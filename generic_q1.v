==> flow/design.v <==
module signed32bitgeneric #(parameter N =32) (
  input  signed [N-1:0] a, x,
  input clk,
  output reg signed [(2*N)-1:0] out
);
  reg [$clog2(N):0] step = 0;
  reg signed [(2*N)-1:0] partial;
	reg signed [(2*N)-1:0] temp_partial;
  always @(posedge clk) begin
    if (step == 0) begin
      partial <= {{(N){1'b0}}, x};
      step <= 1;
    end else begin
      temp_partial = partial;  
      if (temp_partial[0] == 1'b1) begin
        if (step == N)  
          temp_partial[(2*N)-1:N] = temp_partial[(2*N)-1:N] - a;
        else
          temp_partial[(2*N)-1:N] = temp_partial[(2*N)-1:N] + a;
      end
      temp_partial = temp_partial >>> 1;
      partial <= temp_partial;  
      if (step == N) begin
        out <= temp_partial;
        step <= 0;
      end else begin
        step <= step + 1;
      end
    end
  end
endmodule   
-- Reports on signed32bitgeneric
The steps from the RTL of signed32bitgeneric to its reports follow in flow order.
Line numbers count from 1 in the design file above.
Operators carry their Yosys type and port widths (W data, S select, Z words).
Library cell names are shortened.
A cell with n/a has no value.
- top module: signed32bitgeneric
- clock: clk
- library: sky130hd
- timing corner: tt_025C_1v80

-- After elaboration
Yosys after proc, flatten, opt, wreduce and memory -nomap, before mapping. Enables and synchronous resets that opt folds into registers are not counted as muxes. Memory bits, and registers merged into a memory's read port (data or address), are not among the register bits. Print and check cells are not counted. Equal cells are merged and count once.
- flip-flop bits (word level): 132
- input port bits: 65
- cells after elaboration at 17
- noted add/subtract/negate cells: 3
- equal/unequal tests: 1
- muxes and demuxes at 4
- bitwise operators at 1
- reduce/logical cells at 3
- operators with widths (kind ; number):
    $mux W32 ; 3
    $add A32 B32 Y32 ; 1
    $sub A32 B32 Y32 ; 1
    $add A6 B1 Y6 const B ; 1
    $eq A6 B6 Y1 const B ; 1
    $logic_not A6 Y1 ; 1
    $reduce_and A2 Y1 ; 1
    $reduce_or A2 Y1 ; 1
    $not A1 Y1 ; 1
    $mux W1 ; 1

-- Depth
Yosys ltp: most cells in a row. Word level: on the elaborated netlist, between registers, memories and ports. Mapped: between sequential cells and ports; inverters and the memories' decode and read muxes count.
- noted depth after elaboration: 4
- ABC_AREA: 0
- noted depth in mapped cells: 18
- gate-level depth less buffers: 17

-- Netlist
Yosys stat after the flow's synthesis: flattened, memories mapped to cells. It holds for the ABC_AREA given above (unset counts as 0); a run with the other value may have another netlist.
- cell types (cell type ; number ; area in all (um^2)):
    edfxtp_1 ; 63 ; 1.89E+03
    dfxtp_1 ; 69 ; 1.38E+03
    nand2_1 ; 149 ; 559.286
    ha_1 ; 34 ; 425.408
    a21oi_1 ; 56 ; 280.269
    xnor2_1 ; 23 ; 201.443
    nor2_1 ; 47 ; 176.419
    xor2_1 ; 19 ; 166.41
    o21ai_0 ; 29 ; 145.139
    mux2_2 ; 9 ; 101.347
    and2_1 ; 16 ; 100.096
    clkbuf_1 ; 25 ; 93.84
    a21o_1 ; 11 ; 82.579
    nor2b_1 ; 13 ; 81.328
    inv_1 ; 20 ; 75.072
    nand2b_1 ; 12 ; 75.072
    and3_1 ; 11 ; 68.816
    o31ai_1 ; 9 ; 67.565
Other cell types: 54; their cells: 140.
- cell count at 755
- synthesis area: 7096.8 um^2
- sequential part of the area at 3273.1 um^2
- noted mapped flip-flops: 132
- buffers at 30

-- Path before layout
Path of least setup slack by OpenSTA after synthesis, without wires, with an ideal clock, recovery checks aside; 20% of the period is set as input and as output delay. Where synthesis merged equal registers, the netlist keeps one of their names.
- path kind: register -> register
- start point: register step[0]
- end point: register out[60]
- period: 7750 ps
- library setup time at 265 ps
- launch time at the first pin at 0 ps
- arrival time at 5225 ps
- noted data required time: 7485 ps
- setup slack: 2260 ps
- noted path delay: 5490 ps
- driving pins on the path at 17
- path buffers at 2
- noted synthesis period reached: 5490 ps
"path delay" = arrival - input delay + setup time.
"driving pins on the path": output pins that drive a net of the path, with the launching flip-flop's if there is one; two outputs of one cell count as two.
"synthesis period reached" is the clock period less the worst setup slack; recovery checks do not enter. This is arithmetic on one report: input and output delays are still those of the set period (20% each).
Between the ends stands the longest chain of elaborated cells between them, by number of cells; it is not shown to be the way that was timed. Of several equally long chains one is given.
Each line given opens the expression or statement behind the cell; cells for indexed reads and writes are added by Yosys, which also makes memories of some case tables.
A register here has more assigning lines than the two given.
The path ends at the data pin of a flip-flop with enable; ways to the enable are not counted.
- path through: dfxtp_1 > inv_1 > ha_1 > nor4b_2 > nand2_1 > inv_1 > clkbuf_1 > nor2_1 > xnor2_1 > ha_1 > clkbuf_1 > a21o_1 > a2111o_1 > a41oi_2 > and2b_1 > a211oi_1 > or3_1
- cells in the longest elaborated chain at 3
- ends and longest elaborated chain, after synthesis (element ; line ; source):
    start: declaration ; 6 ; reg [$clog2(N):0] step = 0;
    start: assignment ; 12 ; step <= 1;
    start: assignment ; 27 ; step <= step + 1;
    $eq A6 B6 Y1 ; 16 ; if (step == N)
    $mux W32 ; 16 ;
    $mux W32 ; 15 ; if (temp_partial[0] == 1'b1) begin
    end: assignment ; 24 ; out <= temp_partial;
    end: declaration ; 4 ; output reg signed [(2*N)-1:0] out

-- Worst path after layout
From the final timing report of run A: the path of least setup slack in the routed layout; clock arrival at registers is part of the times.
The path's times are printed in steps of 10 ps; the period is the one set.
- path kind: input -> register
- start point: input a[12]
- end point: register out[62]
- period: 5350 ps
- library setup time at 250 ps
- launch time at the first pin at 1070 ps
- arrival time at 5020 ps
- noted data required time: 5520 ps
- setup slack: 490 ps
- driving pins on the path at 16
- path buffers at 1
Between the ends stands the longest chain of elaborated cells between them, by number of cells; it is not shown to be the way that was timed. Of several equally long chains one is given.
- path through: clkdlybuf4s50_1 > or4_1 > nor2_2 > inv_1 > nor2_1 > nand2_1 > o21ai_0 > xor2_1 > ha_1 > a21oi_1 > o22ai_1 > o41a_1 > a41o_1 > nand3_1 > mux4_2 > nand2_1
- cells in the longest elaborated chain at 3
- ends and longest elaborated chain, after layout (element ; line ; source):
    start: declaration ; 2 ; input  signed [N-1:0] a, x,
    $add A32 B32 Y32 ; 19 ; temp_partial[(2*N)-1:N] = temp_partial[(2*N)-1:N] + a;
    $mux W32 ; 16 ; if (step == N)
    $mux W32 ; 15 ; if (temp_partial[0] == 1'b1) begin
    end: assignment ; 24 ; out <= temp_partial;
    end: declaration ; 4 ; output reg signed [(2*N)-1:0] out

Wiki page: signed32bitgeneric / flow data

Measured data: module signed32bitgeneric, platform sky130hd, 2 stored runs of the flow under differing settings, order arbitrary. Input and output delays are each 20% of the period that was set; the output load is 0.01 pF.
"reached clock period": clock period set for the run, less the worst setup slack. It is reckoned from that one timing run; input and output delays stay at 20% of the period that was set.
By "critical path time" is meant the share of the clock period that the worst setup path is allowed (20% is reserved at inputs, 20% at outputs), minus its slack. Clock arrival times at its registers enter into it.
"total power after layout": no workload was simulated; the value follows from the tool's default switching activity.
"critical path time" is known to 10 ps.

Run A
Settings were period_ns = 5.35; CORE_UTILIZATION = 35; SETUP_SLACK_MARGIN = -0.51; PLACE_DENSITY = 0.72; HOLD_SLACK_MARGIN = 0.16; CORE_MARGIN = 5; CELL_PAD_IN_SITES_GLOBAL_PLACEMENT = 2; CELL_PAD_IN_SITES_DETAIL_PLACEMENT = 0; ABC_AREA = 0; GPL_TIMING_DRIVEN = 1; CAP_MARGIN = 40; SLEW_MARGIN = 20
- synthesis area at 7,096.8 um^2
- standard-cell area of the final layout: 9,327.7 um^2
- noted the smallest setup slack: 493 ps
- reached clock period: 4,857 ps
- critical path time at 3,790 ps
- critical path kind: input -> register
- noted the utilization in the final report: 46.4%
- noted the setup total negative slack: 0 ps
- worst hold slack after layout at 427 ps
- noted the total power after layout: 2.364 mW
- die footprint at 23,224.2 um^2

Run B
Settings were period_ns = 6.44; CORE_UTILIZATION = 45; CAP_MARGIN = 20; CORE_MARGIN = 2; SLEW_MARGIN = 20
- synthesis area at 7,096.8 um^2
- standard-cell area of the final layout: 9,165.0 um^2
- noted the smallest setup slack: 1,381 ps
- reached clock period: 5,059 ps
- critical path time at 3,770 ps
- critical path kind: input -> register
- noted the utilization in the final report: 59.8%
- noted the setup total negative slack: 0 ps
- worst hold slack after layout at 429 ps
- noted the total power after layout: 1.953 mW
- die footprint at 16,791.0 um^2
