==> flow/design.v <==
module signed32bit(
  input  signed [31:0] a, x,
  input clk,
  output reg signed [63:0] out
);
  reg [5:0] step = 0;
  reg signed [63:0] partial;
	reg signed [63:0] temp_partial;
  always @(posedge clk) begin
    if (step == 0) begin
      partial <= {32'b0, x};
      step <= 1;
    end else begin
      temp_partial = partial;  
      if (temp_partial[0] == 1'b1) begin
        if (step == 32)  
          temp_partial[63:32] = temp_partial[63:32] - a;
        else
          temp_partial[63:32] = temp_partial[63:32] + a;
      end
      temp_partial = temp_partial >>> 1;
      partial <= temp_partial;  
      if (step == 32) begin
        out <= temp_partial;
        step <= 0;
      end else begin
        step <= step + 1;
      end
    end
  end
endmodule   
==> Step by step through the tools: signed32bit <==
Tool output for the design above, in the order of the flow.
Lines are those of the file above, counted from 1.
Operators carry their Yosys type and port widths (W data, S select, Z words).
{ "design": {"top_module": "signed32bit", "clock_port": "clk", "cell_library": "sky130hd", "lib_corner": "tt_025C_1v80"} }

==> Word level <==
Counts by Yosys on the flattened word-level netlist (proc, flatten, opt, wreduce; memories kept). Register bits leave out memories and registers merged into their read ports (data or address); mux counts leave out enables and synchronous resets folded into registers. Print and check cells are left out. Cells with the same type and inputs are merged into one.
{ "classes": {"n_logic": 1, "muxes": 4, "equal": 1, "reduce_and_logical": 3, "addsub": 3} }
{ "ops": {"columns": ["operator", "count"], "rows": [
  ["$mux W32", 3],
  ["$add A32 B32 Y32", 1],
  ["$sub A32 B32 Y32", 1],
  ["$add A6 B1 Y6 const B", 1],
  ["$eq A6 B6 Y1 const B", 1],
  ["$logic_not A6 Y1", 1],
  ["$reduce_and A2 Y1", 1],
  ["$reduce_or A2 Y1", 1],
  ["$not A1 Y1", 1],
  ["$mux W1", 1]
]} }
{ "word_totals": {"in_bits": 65, "wordCells": 17, "out_inout_bits": 64, "reg_bits": 132} }

==> Longest topological paths <==
Depth = most cells in a row (Yosys ltp): at word level without a register or memory, in the mapped netlist without a sequential cell, where the memories' decode and read muxes count.
{ "logic_depth": {"depth_word": 4, "abc_area": 0, "mapped_depth": 18} }

==> Synthesis result <==
The flow's flattened synthesis, as Yosys stat reports it; memories are mapped. The netlist is that of the ABC_AREA named above (0 if unset); the other value can give another one.
{ "by_type": {"columns": ["type", "count"], "rows": [
  ["sky130_fd_sc_hd__edfxtp_1", 63],
  ["sky130_fd_sc_hd__dfxtp_1", 69],
  ["sky130_fd_sc_hd__nand2_1", 149],
  ["sky130_fd_sc_hd__ha_1", 34],
  ["sky130_fd_sc_hd__a21oi_1", 56],
  ["sky130_fd_sc_hd__xnor2_1", 23],
  ["sky130_fd_sc_hd__nor2_1", 47],
  ["sky130_fd_sc_hd__xor2_1", 19],
  ["sky130_fd_sc_hd__o21ai_0", 29],
  ["sky130_fd_sc_hd__mux2_2", 9],
  ["sky130_fd_sc_hd__and2_1", 16],
  ["sky130_fd_sc_hd__clkbuf_1", 25],
  ["sky130_fd_sc_hd__a21o_1", 11],
  ["sky130_fd_sc_hd__nor2b_1", 13],
  ["sky130_fd_sc_hd__inv_1", 20],
  ["sky130_fd_sc_hd__nand2b_1", 12],
  ["sky130_fd_sc_hd__and3_1", 11],
  ["sky130_fd_sc_hd__o31ai_1", 9]
]} }
Not listed: further types 54, cells in them 140.
{ "synth_totals": {"ffs": 132, "area_um2": 7096.8, "stdcells": 755, "seq_area_um2": 3273.1} }

==> Path before layout <==
Path of least setup slack by OpenSTA after synthesis, without wires, with an ideal clock, recovery checks aside; 20% of the period is set as input and as output delay. Where synthesis merged equal registers, the netlist keeps one of their names.
{ "synth_path": {"path_kind": "flip-flop to flip-flop", "from": "register step[0]", "to": "register out[60]", "path_delay_ns": 5.490, "n_path_buf": 2, "tclk_ns": 6.8, "launch_ns": 0.000, "setup_ns": 0.265, "stages": 17, "required_time_ns": 6.535, "path_slack_ns": 1.310, "t_arrival_ns": 5.225, "period_less_setup_slack_ns": 5.49} }
"path_delay_ns" is the arrival time less input delay plus setup time.
"stages": output pins that drive a net of the path, with the launching flip-flop's if there is one; two outputs of one cell count as two.
"period_less_setup_slack_ns" is the clock period less the worst setup slack; recovery checks do not enter. This is arithmetic on one report: input and output delays are still those of the set period (20% each).
The rows between start and end are the longest chain of elaborated cells between them; the timing report does not say that the signal goes this way. Where chains are equally long, one stands for them.
Each line given opens the expression or statement behind the cell; cells for indexed reads and writes are added by Yosys, which also makes memories of some case tables.
At most two assigning lines are given for a register; there are more.
Ways into the end's enable are left out, as the timed path ends at the data pin.
{ "synth_between": {"cell_sequence": "sky130_fd_sc_hd__dfxtp_1 sky130_fd_sc_hd__inv_1 sky130_fd_sc_hd__ha_1 sky130_fd_sc_hd__nor4b_2 sky130_fd_sc_hd__nand2_1 sky130_fd_sc_hd__inv_1 sky130_fd_sc_hd__clkbuf_1 sky130_fd_sc_hd__nor2_1 sky130_fd_sc_hd__xnor2_1 sky130_fd_sc_hd__ha_1 sky130_fd_sc_hd__clkbuf_1 sky130_fd_sc_hd__a21o_1 sky130_fd_sc_hd__a2111o_1 sky130_fd_sc_hd__a41oi_2 sky130_fd_sc_hd__and2b_1 sky130_fd_sc_hd__a211oi_1 sky130_fd_sc_hd__or3_1", "elab_chain_cells": 3, "cone_cells": 3, "cone_classes": "1 x eq/ne; 2 x mux"} }
{ "synth_rtl": {"columns": ["item", "line_no", "rtl"], "rows": [
  ["start: declaration", 6, "reg [5:0] step = 0;"],
  ["start: assignment", 12, "step <= 1;"],
  ["start: assignment", 27, "step <= step + 1;"],
  ["$eq A6 B6 Y1", 16, "if (step == 32)"],
  ["$mux W32", 16, null],
  ["$mux W32", 15, "if (temp_partial[0] == 1'b1) begin"],
  ["end: assignment", 24, "out <= temp_partial;"],
  ["end: declaration", 4, "output reg signed [63:0] out"]
]} }

==> Worst path after layout <==
Path of least setup slack in the final report of entry A (OpenROAD, finished layout, wires in). Where an end is a register, its clock arrival counts in the times.
{ "layout_path": {"path_kind": "input port to flip-flop", "from": "input a[12]", "to": "register out[62]", "required_time_ns": 10.37, "tclk_ns": 10.2, "launch_ns": 2.04, "stages": 16, "t_arrival_ns": 6.07, "path_slack_ns": 4.29, "setup_ns": 0.25, "in_delay_ns": 2.04, "n_path_buf": 1} }
The rows between start and end are the longest chain of elaborated cells between them; the timing report does not say that the signal goes this way. Where chains are equally long, one stands for them.
{ "layout_between": {"cell_sequence": "sky130_fd_sc_hd__clkdlybuf4s50_1 sky130_fd_sc_hd__or4_1 sky130_fd_sc_hd__nor2_2 sky130_fd_sc_hd__inv_1 sky130_fd_sc_hd__nor2_1 sky130_fd_sc_hd__nand2_1 sky130_fd_sc_hd__o21ai_0 sky130_fd_sc_hd__xor2_1 sky130_fd_sc_hd__ha_1 sky130_fd_sc_hd__a21oi_1 sky130_fd_sc_hd__inv_1 sky130_fd_sc_hd__o41a_1 sky130_fd_sc_hd__a41o_1 sky130_fd_sc_hd__nand3_1 sky130_fd_sc_hd__mux4_2 sky130_fd_sc_hd__nand2_1", "elab_chain_cells": 3, "cone_cells": 4, "cone_classes": "2 x add/sub; 2 x mux"} }
{ "layout_rtl": {"columns": ["item", "line_no", "rtl"], "rows": [
  ["start: declaration", 2, "input  signed [31:0] a, x,"],
  ["$add A32 B32 Y32", 19, "temp_partial[63:32] = temp_partial[63:32] + a;"],
  ["$mux W32", 16, "if (step == 32)"],
  ["$mux W32", 15, "if (temp_partial[0] == 1'b1) begin"],
  ["end: assignment", 24, "out <= temp_partial;"],
  ["end: declaration", 4, "output reg signed [63:0] out"]
]} }

Subject: signed32bit on sky130hd, stored results

Hello all,

Top module signed32bit; platform sky130hd; tools Yosys and OpenROAD; 2 stored runs in no particular order. Input and output delays are each 20% of the period that was set; the output load is 0.01 pF.
"achieved clock period (ns)" is the run's clock period less its worst setup slack. It is reckoned from that one timing run; input and output delays stay at 20% of the period that was set.
"worst setup path time (ns)" is the time allowed to the run's worst setup path (the clock period less input and output delay, where it has them) less its slack. Clock arrival times count: a late capture clock shortens it, a late launch clock lengthens it.
"finish__power__total": no workload was simulated; the value follows from the tool's default switching activity.

settings of entry A
{
  "period_ns": 10.2,
  "CORE_UTILIZATION": 29,
  "PLACE_DENSITY_LB_ADDON": 0.17,
  "CORE_MARGIN": 8,
  "GPL_ROUTABILITY_DRIVEN": 1,
  "SLEW_MARGIN": 0,
  "MIN_ROUTING_LAYER": "met1",
  "CAP_MARGIN": 20
}
report of entry A
yosys chip area after synthesis (um^2): 7096.8
finish__design__die__area: 29733.8
finish__design__instance__area__stdcell: 9308.9
finish__timing__setup__ws: 4.293
finish__timing__setup__tns: 0.000
finish__power__total: 1.258e-03
achieved clock period (ns): 5.907
worst setup path time (ns): 3.87
worst setup path kind: input port to flip-flop

settings of entry B
{
  "period_ns": 4.56,
  "CORE_UTILIZATION": 60,
  "SETUP_SLACK_MARGIN": 0.48,
  "PLACE_DENSITY_LB_ADDON": 0.05,
  "CORE_ASPECT_RATIO": 0.6,
  "TNS_END_PERCENT": 15,
  "ABC_AREA": 0,
  "GPL_ROUTABILITY_DRIVEN": 1,
  "CTS_CLUSTER_DIAMETER": 191,
  "CAP_MARGIN": 30,
  "MIN_ROUTING_LAYER": "met2",
  "MAX_ROUTING_LAYER": "met5",
  "CORE_MARGIN": 2,
  "SLEW_MARGIN": 20
}
report of entry B: did not finish, route, GRT-0116

Thanks
